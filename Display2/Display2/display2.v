==> flow/design.v <==
`timescale 1ns / 1ps
module SevenSegFourDig(clk, rst, in, sevenSeg, anode);
	input rst,clk;
  input [27:0] in;
  output reg [7:0] sevenSeg;
  output reg [3:0] anode;
  reg [15:0] counter, counterNext;
  always @(posedge clk) begin
    counter <= #1 counterNext;
  end
  always @(*) begin
    sevenSeg = 8'b00000010;
	 anode=4'b0111;
	 counterNext=counter;
    if (rst) begin
      counterNext=0;
	 end else begin
		case (counter [15:14])
			0: begin
				anode=4'b0111;
				case(in[3:0])
					0: sevenSeg = 8'b00000010;   
					1: sevenSeg = 8'b10011110;   
					2: sevenSeg = 8'b00100100;   
					3: sevenSeg = 8'b00001100;   
					4: sevenSeg = 8'b11111111;   
					5: sevenSeg = 8'b01001000;   
					6: sevenSeg = 8'b01000000;   
					7: sevenSeg = 8'b00011110;   
					8: sevenSeg = 8'b00000000;   
					9: sevenSeg = 8'b00001000;   
					10: sevenSeg = 8'b00010000;  
					11: sevenSeg = 8'b11000000;  
					12: sevenSeg = 8'b01100010;  
					13: sevenSeg = 8'b10000100;  
					14: sevenSeg = 8'b01100000;  
					15: sevenSeg = 8'b01110000;  
				endcase 
			end
			1: begin
				anode=4'b1011;
				case(in[7:4])
					0: sevenSeg = 8'b00000010;   
					1: sevenSeg = 8'b10011110;   
					2: sevenSeg = 8'b00100100;   
					3: sevenSeg = 8'b00001100;   
					4: sevenSeg = 8'b11111111;   
					5: sevenSeg = 8'b01001000;   
					6: sevenSeg = 8'b01000000;   
					7: sevenSeg = 8'b00011110;   
					8: sevenSeg = 8'b00000000;   
					9: sevenSeg = 8'b00001000;   
					10: sevenSeg = 8'b00010000;  
					11: sevenSeg = 8'b11000000;  
					12: sevenSeg = 8'b01100010;  
					13: sevenSeg = 8'b10000100;  
					14: sevenSeg = 8'b01100000;  
					15: sevenSeg = 8'b01110000;  
				endcase
			end
			2: begin
				anode=4'b1101;
				case(in[11:8])
					0: sevenSeg = 8'b00000010;   
					1: sevenSeg = 8'b10011110;   
					2: sevenSeg = 8'b00100100;   
					3: sevenSeg = 8'b00001100;   
					4: sevenSeg = 8'b11111111;   
					5: sevenSeg = 8'b01001000;   
					6: sevenSeg = 8'b01000000;   
					7: sevenSeg = 8'b00011110;   
					8: sevenSeg = 8'b00000000;   
					9: sevenSeg = 8'b00001000;   
					10: sevenSeg = 8'b00010000;  
					11: sevenSeg = 8'b11000000;  
					12: sevenSeg = 8'b01100010;  
					13: sevenSeg = 8'b10000100;  
					14: sevenSeg = 8'b01100000;  
					15: sevenSeg = 8'b01110000;  
				endcase
			end
			3: begin
				anode=4'b1110;
				case(in[15:12])
					0: sevenSeg = 8'b00000010;   
					1: sevenSeg = 8'b10011110;   
					2: sevenSeg = 8'b00100100;   
					3: sevenSeg = 8'b00001100;   
					4: sevenSeg = 8'b11111111;   
					5: sevenSeg = 8'b01001000;   
					6: sevenSeg = 8'b01000000;   
					7: sevenSeg = 8'b00011110;   
					8: sevenSeg = 8'b00000000;   
					9: sevenSeg = 8'b00001000;   
					10: sevenSeg = 8'b00010000;  
					11: sevenSeg = 8'b11000000;  
					12: sevenSeg = 8'b01100010;  
					13: sevenSeg = 8'b10000100;  
					14: sevenSeg = 8'b01100000;  
					15: sevenSeg = 8'b01110000;  
				endcase
			end
		endcase
			if (counter == 16'b1111111111111111) begin
				counterNext = 0;
			end else begin
				counterNext = counter+1;
			end
		end
	end
endmodule
`timescale 1ns / 1ps
module display2(clk, rst, dataIn, anode, sevenSeg);
	input clk, rst;
	input [7:0] dataIn;
	output [3:0] anode;
	output [7:0] sevenSeg;
	wire [27:0] outWithSpaces;
	rotatingDigits myRD(.dataIn(dataIn), .clk(clk), .rst(rst), .dataOut(outWithSpaces));
	SevenSegFourDig mySSFD(.clk(clk), .rst(rst), .in(outWithSpaces), .sevenSeg(sevenSeg), .anode(anode));
endmodule
`timescale 1ns / 1ps
module rotatingDigits(dataIn, clk, rst, dataOut);
	input [7:0] dataIn;
	input clk, rst;
	output reg [27:0] dataOut;
	reg [15:0] temp;
	reg [27:0] dataOutNext;
	reg [23:0] counter, counterNext;
	always @(posedge clk) begin
		dataOut <= #1 dataOutNext;
		counter <= #1 counterNext;
	end
	always @(*) begin
		temp [3:0]={2'b00,dataIn[1:0]};
		temp [7:4]={2'b00,dataIn[3:2]};
		temp [11:8]={2'b00,dataIn[5:4]};
		temp [15:12]={2'b00,dataIn[7:6]};
	end
	always @(*) begin
		counterNext=counter;
		dataOutNext=dataOut;
		if(rst) begin
			counterNext=0;
			dataOutNext={temp [15:0], 4'b0100, 4'b0100, 4'b0100};
		end else begin
			if (counter==24'b111111111111111111111111) begin
				dataOutNext={dataOut[3:0], dataOut[27:4]};
				counterNext=0;
			end else begin
				dataOutNext=dataOut;
				counterNext=counter+1;
			end
		end
	end
endmodule
# Tool chain data of display2
# Tool output for the design above, in the order of the flow.
# Line numbers count from 1 in the design file above.
# Library cell names are shortened.
# The mark n/a stands for no value.
# setup
top_module	display2
clock	clk
library	sky130hd
pvt_corner	tt_025C_1v80

# Elaborated design
# Counts by Yosys on the flattened word-level netlist (proc, flatten, opt, wreduce; memories kept). Print and check cells are left out.
# Yosys's memory passes give these memory sizes; they may raise the number of words (mostly to a power of two), join words into wider ones and drop unused or constant bits.
# bits
reg_bits	68
mem_bits_ro	512
clocked_rd_ports_x_width	24
mem_count	4
in_bits	10
out_inout_bits	12
word_cells	29
# memory_table
memory	size	width	read_ports	write_ports	line	source
(name not given)	16	8	1	0	21	case(in[3:0])
(name not given)	16	8	1	0	42	case(in[7:4])
(name not given)	16	8	1	0	63	case(in[11:8])
(name not given)	16	8	1	0	84	case(in[15:12])
# op_classes
addsub	2
n_eq	5
n_mux	9
reduce_logical	4
# ops
op	n
8-bit parallel mux with 4-bit select	1
28-bit two-way mux	1
26-bit two-way mux	1
24-bit by 1-bit adder with 24-bit output with constant B	1
24-bit equality test with constant B	1
16-bit by 1-bit adder with 16-bit output with constant B	1
16-bit equality test with constant B	1
4-bit parallel mux with 4-bit select	1
4-bit two-way mux	4
8-bit two-way mux	1
2-bit equality test with constant B	2
2-bit OR reduction	2
2-bit by 1-bit equality test with 1-bit output with constant B	1
2-bit logical NOT	1
2-bit nonzero test	1

# Longest topological paths
# Depth = most cells in a row (Yosys ltp): at word level without a register or memory, in the mapped netlist without a sequential cell, where the memories' decode and read muxes count.
# depth
depth_word	3
abc_area	0
mapped_depth	12
mapped_depth_nobuf	11

# Synthesis result
# Yosys stat after the flow's synthesis: flattened, memories mapped to cells. It holds for the ABC_AREA given above (unset counts as 0); a run with the other value may have another netlist.
# by_type
cell_type	n	area_total_um2
dfxtp_1	84	1.68E+03
ha_1	34	425.408
edfxtp_1	8	240.23
mux2i_1	23	230.221
nand2_1	61	228.97
nor2_1	59	221.462
mux4_2	8	180.173
xnor2_1	18	157.651
xor2_1	17	148.893
nand3_1	23	115.11
o21ai_0	23	115.11
inv_1	27	101.347
a21oi_1	20	100.096
and3_1	14	87.584
nor2b_1	8	50.048
clkbuf_1	13	48.797
a211oi_1	6	45.043
mux2_2	4	45.043
# Other cell types: 37; their cells: 82.
# synth_totals
stdcells	532
mapped_area_mm2	0.0048209
seq_area_mm2	0.0019218
flip_flops	92
buf_cells	23
# By module: a second synthesis without flattening, with its own total; a netlist apart from the flattened one above.
# unflattened
cells_unflattened	512
area_unflattened_mm2	0.0044242
# Rows give one instance, submodules left out.
# by_module
module	n_inst	cells	mod_area_mm2	seq_area_mm2
rotatingDigits	1	236	0.0022284	0.0011211
SevenSegFourDig	1	276	0.0021959	0.0003203
display2	1	0	0	0

# Worst setup path after synthesis
# OpenSTA on the mapped netlist: ideal clock, no wires. The path of least setup slack (recovery checks aside). Input and output delay are each 20% of the period. Register names are those of the netlist, which keeps one name where synthesis merged equal registers.
# synth_timing
path_type	flip-flop to flip-flop
start	reg myRD.counter[0]
end	reg (name not given)
clock_period_ns	2.96
setup_ns	0.134
launch_ns	0.000
arrival_ns	2.657
t_required_ns	2.826
slack_ns	0.169
path_delay_ns	2.791
driving_pins	11
n_path_buf	1
synth_period_reached_ns	2.791
# "path_delay_ns" = arrival - input delay + setup time.
# "driving_pins": output pins that drive a net of the path, with the launching flip-flop's if there is one; two outputs of one cell count as two.
# "synth_period_reached_ns" is the clock period less the worst setup slack; recovery checks do not enter. This is arithmetic on one report: input and output delays are still those of the set period (20% each).
# synth_between
path_cell_list	dfxtp_1 ha_1 and4_2 nand4_2 nor2_4 buf_2 nand2_1 a21oi_1 inv_1 ha_1 mux4_2
# synth_rtl
element	line	source
start, declared	129	reg [23:0] counter, counterNext;
start, assigned	132	counter <= #1 counterNext;
# Chain of elaborated cells between the ends: none given.

# Path in the finished layout
# Path of least setup slack in the final report of job 2 (OpenROAD, finished layout, wires in). Where an end is a register, its clock arrival counts in the times.
# layout_timing
path_type	flip-flop to output port
start	reg myRD.dataOut[13]
end	out sevenSeg[4]
clock_period_ns	3.01
out_delay_ns	0.60
launch_ns	0.35
arrival_ns	2.56
t_required_ns	2.41
slack_ns	-0.15
driving_pins	8
n_path_buf	1
# Between the ends stands the longest chain of elaborated cells between them, by number of cells; it is not shown to be the way that was timed. Of several equally long chains one is given.
# Each line given opens the expression or statement behind the cell; cells for indexed reads and writes are added by Yosys, which also makes memories of some case tables.
# The chain passes a memory read, where the word-level depth is cut; so it can be longer than that depth.
# layout_between
path_cell_list	edfxtp_1 inv_2 ha_4 inv_2 mux4_2 mux4_2 and2_4 buf_6
elab_chain_len	3
cells_between	3
cone_lines	3
classes_between	mux (2); memory (1)
# layout_rtl
element	line	source
start, declared	126	output reg [27:0] dataOut;
start, assigned	131	dataOut <= #1 dataOutNext;
memory read 16 x 8 bit	84	case(in[15:12])
8-bit parallel mux with 4-bit select	18	case (counter [15:14])
8-bit two-way mux	15	if (rst) begin
end, declared	117	output [7:0] sevenSeg;

# 2 stored runs of display2 in the flow (synthesis by Yosys, layout by OpenROAD, sky130hd cells), in arbitrary order. Constraints: input delay and output delay 20% of the set period each, output load 0.01 pF.
# "timing.achieved_period_ns" = clock period - worst setup slack. The figure is calculated, with input and output delays left at 20% of the set period.
# "worst_path_ns" is the time allowed to the run's worst setup path (the clock period less input and output delay, where it has them) less its slack. Clock arrival times count: a late capture clock shortens it, a late launch clock lengthens it.
# "fin_power_uw": no workload was simulated; the value follows from the tool's default switching activity.
# Settings: n/a = not set for that run.
# A result given as n/a is not shown for that run.
run name	period_ns	CORE_UTILIZATION	SETUP_SLACK_MARGIN	CORE_ASPECT_RATIO	CELL_PAD_IN_SITES_GLOBAL_PLACEMENT	CELL_PAD_IN_SITES_DETAIL_PLACEMENT	TNS_END_PERCENT	CTS_CLUSTER_SIZE	CAP_MARGIN	MAX_ROUTING_LAYER	CORE_MARGIN	SLEW_MARGIN	PLACE_DENSITY_LB_ADDON	GPL_TIMING_DRIVEN	die_footprint_mm2	worst_path_ns	critical_path_kind	fin_hold_ws_ns	fin_util_pct	final_setup_ws_ns	timing.setup.tns_ns	final_cell_area_mm2	fin_power_uw	yosys.chip_area_mm2	timing.achieved_period_ns
job 1	3.44	72	-0.26	1.35	3	0	15	44	35	met4	2	20	n/a	n/a	n/a	n/a	n/a	n/a	n/a	n/a	n/a	n/a	n/a	n/a	n/a
job 2	3.01	21	n/a	n/a	n/a	n/a	n/a	n/a	20	n/a	2	20	0.03	0	0.0241849	2.56	flip-flop to output port	0.450	26.2	-0.150	-0.211	0.0059157	2500	0.0048209	3.160
# Job 1: no results, placement failed with GPL-0301
